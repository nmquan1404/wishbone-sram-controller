==> flow/design.v <==
`timescale 1ns / 1ps
module SRAMController(
input [31:0] s_addr,
input [31:0] s_wdata,
input s_we,
input s_access,
input clk,
input rst,
output reg [31:0] s_rdata,
output reg sram_wr_finish,
output reg [16:0] Sram_addr,
output reg Sram_wen,
output reg Sram_oen,
output reg Sram_cen,
inout [7:0] Sram_iodata
);
reg [2:0] count;
reg [31:0] data;
reg [7:0] temp_data;
assign Sram_iodata = (s_access && s_we)?temp_data:8'bz;
always @(posedge clk or posedge rst) begin
    if(rst) begin
        count = 0;
        data = 0;
        temp_data = 0;
        Sram_wen = 1;
        Sram_oen = 1;
        Sram_cen = 1;
        sram_wr_finish = 0;
    end
    else if(s_access) begin              
        if(s_we)begin                    
            Sram_cen = 0;               
            Sram_wen = 0;
            sram_wr_finish = 0;
            Sram_addr = s_addr;
            data = s_wdata;
            if(count == 0) begin
                temp_data = data[7:0];
            end
            else if(count == 1) begin
                temp_data = data[15:8];
                Sram_addr = Sram_addr + 1;
            end
            else if(count == 2) begin
                temp_data = data[23:16];
                Sram_addr = Sram_addr + 2;
            end
            else if(count == 3) begin
                temp_data = data[31:24];
                Sram_addr = Sram_addr + 3;
                sram_wr_finish = 1;
            end
            else if(count == 4) begin 
                count = -1;
                Sram_cen = 1;
                Sram_wen = 1;
                temp_data = 8'bz;
            end
            count = count + 1;
        end
        else begin                               
            Sram_cen = 0;               
            Sram_oen = 0;
            Sram_wen = 1;
            sram_wr_finish = 0;
            Sram_addr = s_addr;
            if(count == 0) begin
                count = 1;
            end
            else if(count == 1) begin
                s_rdata[7:0] = Sram_iodata;
                Sram_addr = Sram_addr + 1;
                count = 2;
            end
            else if(count == 2) begin
                s_rdata[7:0] = Sram_iodata;
                Sram_addr = Sram_addr + 2;
                count = 3;
            end
            else if(count == 3) begin
                s_rdata[15:8] = Sram_iodata;
                Sram_addr = Sram_addr + 3;
                count = 4;
            end
            else if(count == 4) begin
                s_rdata[23:16] = Sram_iodata;
                Sram_addr = Sram_addr + 3;
                count = 5;
            end
            else if(count == 5) begin
                s_rdata[31:24] = Sram_iodata;
                sram_wr_finish = 1;
                count = 6;
            end
            else if(count == 6) begin 
                count = 0;
                Sram_cen = 1;
                Sram_oen = 1;
            end
        end
    end
end
endmodule
`timescale 1ns / 1ps
module WB_SRAM_Controller(
input CLK_I,
input RST_I,
input [31:0] ADR_O,
input [31:0] DAT_O,
input WE_O,
input STB_O,
input CYC_O,
inout [7:0] Sram_data,
output [31:0] DAT_I,
output ACK_I,
output [16:0] Sram_addr,
output Sram_wen,
output Sram_oen,
output Sram_cen
    );
wire [31:0] s_addr;
wire [31:0] s_rdata;
wire [31:0] s_wdata;
wire s_we;
wire sram_wr_finish;
wire s_access;
WB_slave_interface wb(.CLK_I(CLK_I),
                   .RST_I(RST_I),
                   .ADR_O(ADR_O),
                   .DAT_O(DAT_O),
                   .WE_O(WE_O),
                   .STB_O(STB_O),
                   .CYC_O(CYC_O),
                   .s_rdata(s_rdata),
                   .sram_wr_finish(sram_wr_finish),
                   .DAT_I(DAT_I),
                   .ACK_I(ACK_I),
                   .s_addr(s_addr),
                   .s_wdata(s_wdata),
                   .s_we(s_we),
                   .s_access(s_access));
SRAMController sramcontroller(.s_addr(s_addr),
                              .s_wdata(s_wdata),
                              .s_we(s_we),
                              .s_access(s_access),
                              .clk(CLK_I),
                              .rst(RST_I),
                              .s_rdata(s_rdata),
                              .sram_wr_finish(sram_wr_finish),
                              .Sram_addr(Sram_addr),
                              .Sram_wen(Sram_wen),
                              .Sram_oen(Sram_oen),
                              .Sram_cen(Sram_cen),
                              .Sram_iodata(Sram_data));
endmodule
`timescale 1ns / 1ps
module WB_slave_interface(
input CLK_I,
input RST_I,
input [31:0] ADR_O,
input [31:0] DAT_O,
input WE_O,
input STB_O,
input CYC_O,
input [31:0] s_rdata,
input sram_wr_finish,
output reg [31:0] DAT_I,
output reg ACK_I,
output reg [31:0] s_addr,
output reg [31:0] s_wdata,
output reg s_we,
output reg s_access
);
reg [3:0] state;
initial begin
    state = 0;
end
always @(posedge CLK_I) begin
    if(state == 0) begin
        if(CYC_O && STB_O) begin
            state = 1;    
            s_addr = ADR_O;
            s_access = 1;
            if(!WE_O) begin 
                s_we = 0;
            end
            else begin
                s_we = 1;
                s_wdata = DAT_O;
            end
        end
    end
    else if(state == 1) begin
        if(sram_wr_finish) begin
            if(!WE_O) begin           
                DAT_I =  s_rdata;
            end
            s_access = 0;
            s_we = 0;
            ACK_I = 1;     
            state = 2;   
        end             
    end
    else if(state == 2) begin
        if(!STB_O && !CYC_O) begin
            DAT_I = 32'hxxxxxxxx;
            ACK_I = 0;
            state = 0;
        end       
    end
end
endmodule
== From RTL to reports: WB_SRAM_Controller ==
What the tools print for WB_SRAM_Controller, step after step.
Lines are those of the file above, counted from 1.
Library cell names are shortened.
Not given: --

* Top: WB_SRAM_Controller
* Clock: CLK_I
* Library: sky130hd
* Library corner: tt_025C_1v80

== Elaborated design ==
Yosys after proc, flatten, opt, wreduce and memory -nomap, before mapping. Memory bits, and registers merged into a memory's read port (data or address), are not among the register bits. Print and check cells are not counted. Equal cells are merged and count once.

* Register bits: 152
* Output and inout bits: 61
* Cells after elaboration: 150

* $add $sub $neg: 4
* Equality and inequality tests: 12
* Multiplexer cells: 78
* Bitwise operators: 8
* Reduce/logical cells: 30

{| class="wikitable"
|+ Operators with widths
! kind !! count
|-
| 17-bit 2-to-1 mux || 10
|-
| 32-bit 2-to-1 mux || 3
|-
| 8-bit 2-to-1 mux || 8
|-
| 3-bit 2-to-1 mux || 15
|-
| 1-bit 2-to-1 mux || 36
|-
| 17-bit by 2-bit adder with 17-bit output with constant B || 2
|-
| 4-bit 2-to-1 mux || 6
|-
| 17-bit by 1-bit adder with 17-bit output with constant B || 1
|-
| 2-bit nonzero test || 5
|-
| 5-bit AND reduction || 2
|-
| 3-bit == test with constant B || 3
|-
| 3-bit AND reduction || 3
|-
| 9-bit AND reduction || 1
|-
| 1-bit NOT || 8
|-
| 2-bit AND reduction || 4
|-
| 4-bit AND reduction || 2
|-
| 8-bit AND reduction || 1
|-
| 8-bit nonzero test || 1
|-
| 7-bit AND reduction || 1
|-
| 3-bit by 2-bit == test with 1-bit output with constant B || 2
|-
| 3-bit nonzero test || 2
|-
| 5-bit nonzero test || 1
|-
| 2-bit != test with constant B || 2
|-
| 4-bit by 1-bit == test with 1-bit output with constant B || 1
|-
| 4-bit by 2-bit == test with 1-bit output with constant B || 1
|-
| 4-bit zero test || 1
|-
| 1-bit logical AND || 3
|-
| 3-bit by 1-bit adder with 3-bit output with constant B || 1
|}

Other operator kinds: 5; their cells: 6.

== Longest topological paths ==
Depth = most cells in a row (Yosys ltp): at word level without a register or memory, in the mapped netlist without a sequential cell, where the memories' decode and read muxes count.

* Word-level depth: 10
* ABC_AREA: 0
* Gate-level depth with buffers: 8
* Depth with buffers taken out: 7

== Synthesis result ==
The flow's flattened synthesis, as Yosys stat reports it; memories are mapped. The netlist is that of the ABC_AREA named above (0 if unset); the other value can give another one.
Totals and module areas in this step are rounded.

* Mapped cells: 415
* Cell area after synthesis: 6050 um^2
* Flip-flops: 150
* Buffer cells: 23

{| class="wikitable"
|+ Cell types
! cell type !! count
|-
| edfxtp_1 || 135
|-
| dfrtp_1 || 12
|-
| o21ai_0 || 31
|-
| nand2_1 || 39
|-
| ha_1 || 10
|-
| xnor2_1 || 11
|-
| nand3_1 || 17
|-
| dfstp_2 || 3
|-
| nor2_1 || 21
|-
| a21oi_1 || 14
|-
| a311oi_1 || 8
|-
| and3_1 || 9
|-
| clkbuf_1 || 12
|-
| a211oi_1 || 5
|-
| nand4_1 || 6
|-
| inv_1 || 9
|-
| a31oi_1 || 5
|-
| buf_2 || 6
|}

Not listed: further types 37, cells in them 62.
By module: a second synthesis without flattening, with its own total; a netlist apart from the flattened one above.

* Cell total of the unflattened synthesis: 458
* Area (unflattened synthesis): 6670 um^2

Rows give one instance, submodules left out.

{| class="wikitable"
|+ Modules
! module !! times used !! cells !! area (um^2) !! sequential area (um^2)
|-
| SRAMController || 1 || 340 || 3530 || 1850
|-
| WB_slave_interface || 1 || 118 || 3140 || 3030
|-
| WB_SRAM_Controller || 1 || 0 || 0.0 || 0.0
|}

== Worst setup path after synthesis ==
Source: OpenSTA report_checks on the synthesized netlist (no wires, ideal clock, input and output delay 20% of the period each), path of least setup slack; recovery checks are left aside. Register names are those of the netlist, which keeps one name where synthesis merged equal registers.

* Path kind: flip-flop to flip-flop
* From: register wb.state[1]
* To: register wb.DAT_I[0]
* Clock period: 2.77 ns
* Setup time: 0.421 ns
* Arrival time: 2.348 ns
* Data required time: 2.349 ns
* Slack: 0.001 ns
* Delay of the path: 2.769 ns
* Stages: 6
* Synthesis period reached: 2.769 ns

"delay of the path" is the arrival time less input delay plus setup time.
"stages": output pins that drive a net of the path, with the launching flip-flop's if there is one; two outputs of one cell count as two.
"synthesis period reached" is the clock period less the worst setup slack; recovery checks do not enter. This is arithmetic on one report: input and output delays are still those of the set period (20% each).
Between the ends stands the longest chain of elaborated cells between them, by number of cells; it is not shown to be the way that was timed. Of several equally long chains one is given.
Each line given opens the expression or statement behind the cell; cells for indexed reads and writes are added by Yosys, which also makes memories of some case tables.
At most two assigning lines are given for a register; there are more.
Only ways into the end's enable, where the timed path ends, are counted here.

* Cell sequence: edfxtp_1 > inv_1 > ha_1 > nand2_1 > o22a_1 > nor2_1
* Cells in the longest elaborated chain: 3
* Elaborated cells between the ends (all ways): 9
* Source lines of those cells: 3
* Those cells by class: 4 x eq/ne; 1 x logic; 4 x reduce/logical

{| class="wikitable"
|+ Ends and longest elaborated chain, after synthesis
! element !! line !! text
|-
| start: declaration || 175 || <nowiki>reg [3:0] state;</nowiki>
|-
| start: assignment || 182 || <nowiki>state = 1;</nowiki>
|-
| start: assignment || 202 || <nowiki>state = 2;</nowiki>
|-
| 4-bit by 1-bit == test with 1-bit output || 194 || <nowiki>else if(state == 1) begin</nowiki>
|-
| 2-bit != test || -- ||
|-
| 5-bit AND reduction || -- ||
|-
| end: assignment || 197 || <nowiki>DAT_I =  s_rdata;</nowiki>
|-
| end: assignment || 207 || <nowiki>DAT_I = 32'hxxxxxxxx;</nowiki>
|-
| end: declaration || 168 || <nowiki>output reg [31:0] DAT_I,</nowiki>
|}

== Worst path after layout ==
From the final timing report of flow run A: the path of least setup slack in the routed layout; clock arrival at registers is part of the times.

* Path kind: flip-flop to flip-flop
* From: register wb.s_addr[1]
* To: register sramcontroller.Sram_addr[13]
* Clock period: 2.4 ns
* Setup time: 0.25 ns
* Arrival time: 2.31 ns
* Data required time: 2.57 ns
* Slack: 0.26 ns
* Stages: 8

Between the ends stands the longest chain of elaborated cells between them, by number of cells; it is not shown to be the way that was timed. Of several equally long chains one is given.
At most two assigning lines are given for a register; there are more.

* Cell sequence: edfxtp_1 > inv_1 > ha_1 > a21oi_1 > o211ai_1 > nand4_4 > nor2_1 > xor2_1
* Cells in the longest elaborated chain: 7
* Elaborated cells between the ends (all ways): 13
* Those cells by class: 3 x add/sub; 10 x mux

{| class="wikitable"
|+ Ends and longest elaborated chain, post-layout
! element !! line !! text
|-
| start: declaration || 170 || <nowiki>output reg [31:0] s_addr,</nowiki>
|-
| start: assignment || 183 || <nowiki>s_addr = ADR_O;</nowiki>
|-
| 17-bit by 2-bit adder with 17-bit output || 88 || <nowiki>Sram_addr = Sram_addr + 3;</nowiki>
|-
| 17-bit 2-to-1 mux || 86 || <nowiki>else if(count == 4) begin</nowiki>
|-
| 17-bit 2-to-1 mux || 81 || <nowiki>else if(count == 3) begin</nowiki>
|-
| 17-bit 2-to-1 mux || 76 || <nowiki>else if(count == 2) begin</nowiki>
|-
| 17-bit 2-to-1 mux || 71 || <nowiki>else if(count == 1) begin</nowiki>
|-
| 17-bit 2-to-1 mux || 68 || <nowiki>if(count == 0) begin</nowiki>
|-
| 17-bit 2-to-1 mux || 32 || <nowiki>if(s_we)begin</nowiki>
|-
| end: assignment || 36 || <nowiki>Sram_addr = s_addr;</nowiki>
|-
| end: assignment || 43 || <nowiki>Sram_addr = Sram_addr + 1;</nowiki>
|-
| end: declaration || 11 || <nowiki>output reg [16:0] Sram_addr,</nowiki>
|}

Settings and measured results of 2 stored flow runs for module WB_SRAM_Controller (sky130hd), not sorted in any way. The constraints put input and output delay at 20% of the set period each and load the outputs with 0.01 pF.
"allowed time less slack (worst setup path)" = time allowed to the worst setup path (clock period - input delay - output delay, where it has them) - its slack; a late launch clock adds to it, a late capture clock takes from it.
The results are shown rounded.

=== Flow run A ===
{| class="wikitable"
! Setting !! Value
|-
| period_ns || 2.4
|-
| CORE_UTILIZATION || 31
|-
| PLACE_DENSITY_LB_ADDON || 0.04
|-
| CORE_MARGIN || 10
|-
| CELL_PAD_IN_SITES_GLOBAL_PLACEMENT || 3
|-
| GPL_ROUTABILITY_DRIVEN || 1
|-
| CTS_CLUSTER_SIZE || 51
|-
| CTS_CLUSTER_DIAMETER || 244
|-
| CAP_MARGIN || 20
|-
| SLEW_MARGIN || 10
|-
| MIN_ROUTING_LAYER || met2
|-
! Result !! Value
|-
| Netlist area reported by Yosys || 6050 um^2
|-
| Die area || 25500 um^2
|-
| Standard-cell area after routing || 8180 um^2
|-
| Setup slack of the worst path || 0.260 ns
|-
| Total negative setup slack || 0.000 ns
|-
| Smallest hold slack || 0.148 ns
|-
| Allowed time less slack (worst setup path) || 2.14 ns
|-
| Worst setup path kind || flip-flop to flip-flop
|}

=== Flow run B ===
{| class="wikitable"
! Setting !! Value
|-
| period_ns || 2.77
|-
| CORE_UTILIZATION || 35
|-
| PLACE_DENSITY_LB_ADDON || 0.21
|-
| CORE_ASPECT_RATIO || 0.82
|-
| CORE_MARGIN || 2
|-
| CELL_PAD_IN_SITES_GLOBAL_PLACEMENT || 3
|-
| CAP_MARGIN || 20
|-
| SLEW_MARGIN || 20
|-
! Result !! Value
|-
| Netlist area reported by Yosys || 6050 um^2
|-
| Die area || 18300 um^2
|-
| Standard-cell area after routing || 8080 um^2
|-
| Setup slack of the worst path || 0.517 ns
|-
| Total negative setup slack || 0.000 ns
|-
| Smallest hold slack || 0.216 ns
|-
| Allowed time less slack (worst setup path) || 2.25 ns
|-
| Worst setup path kind || flip-flop to flip-flop
|}
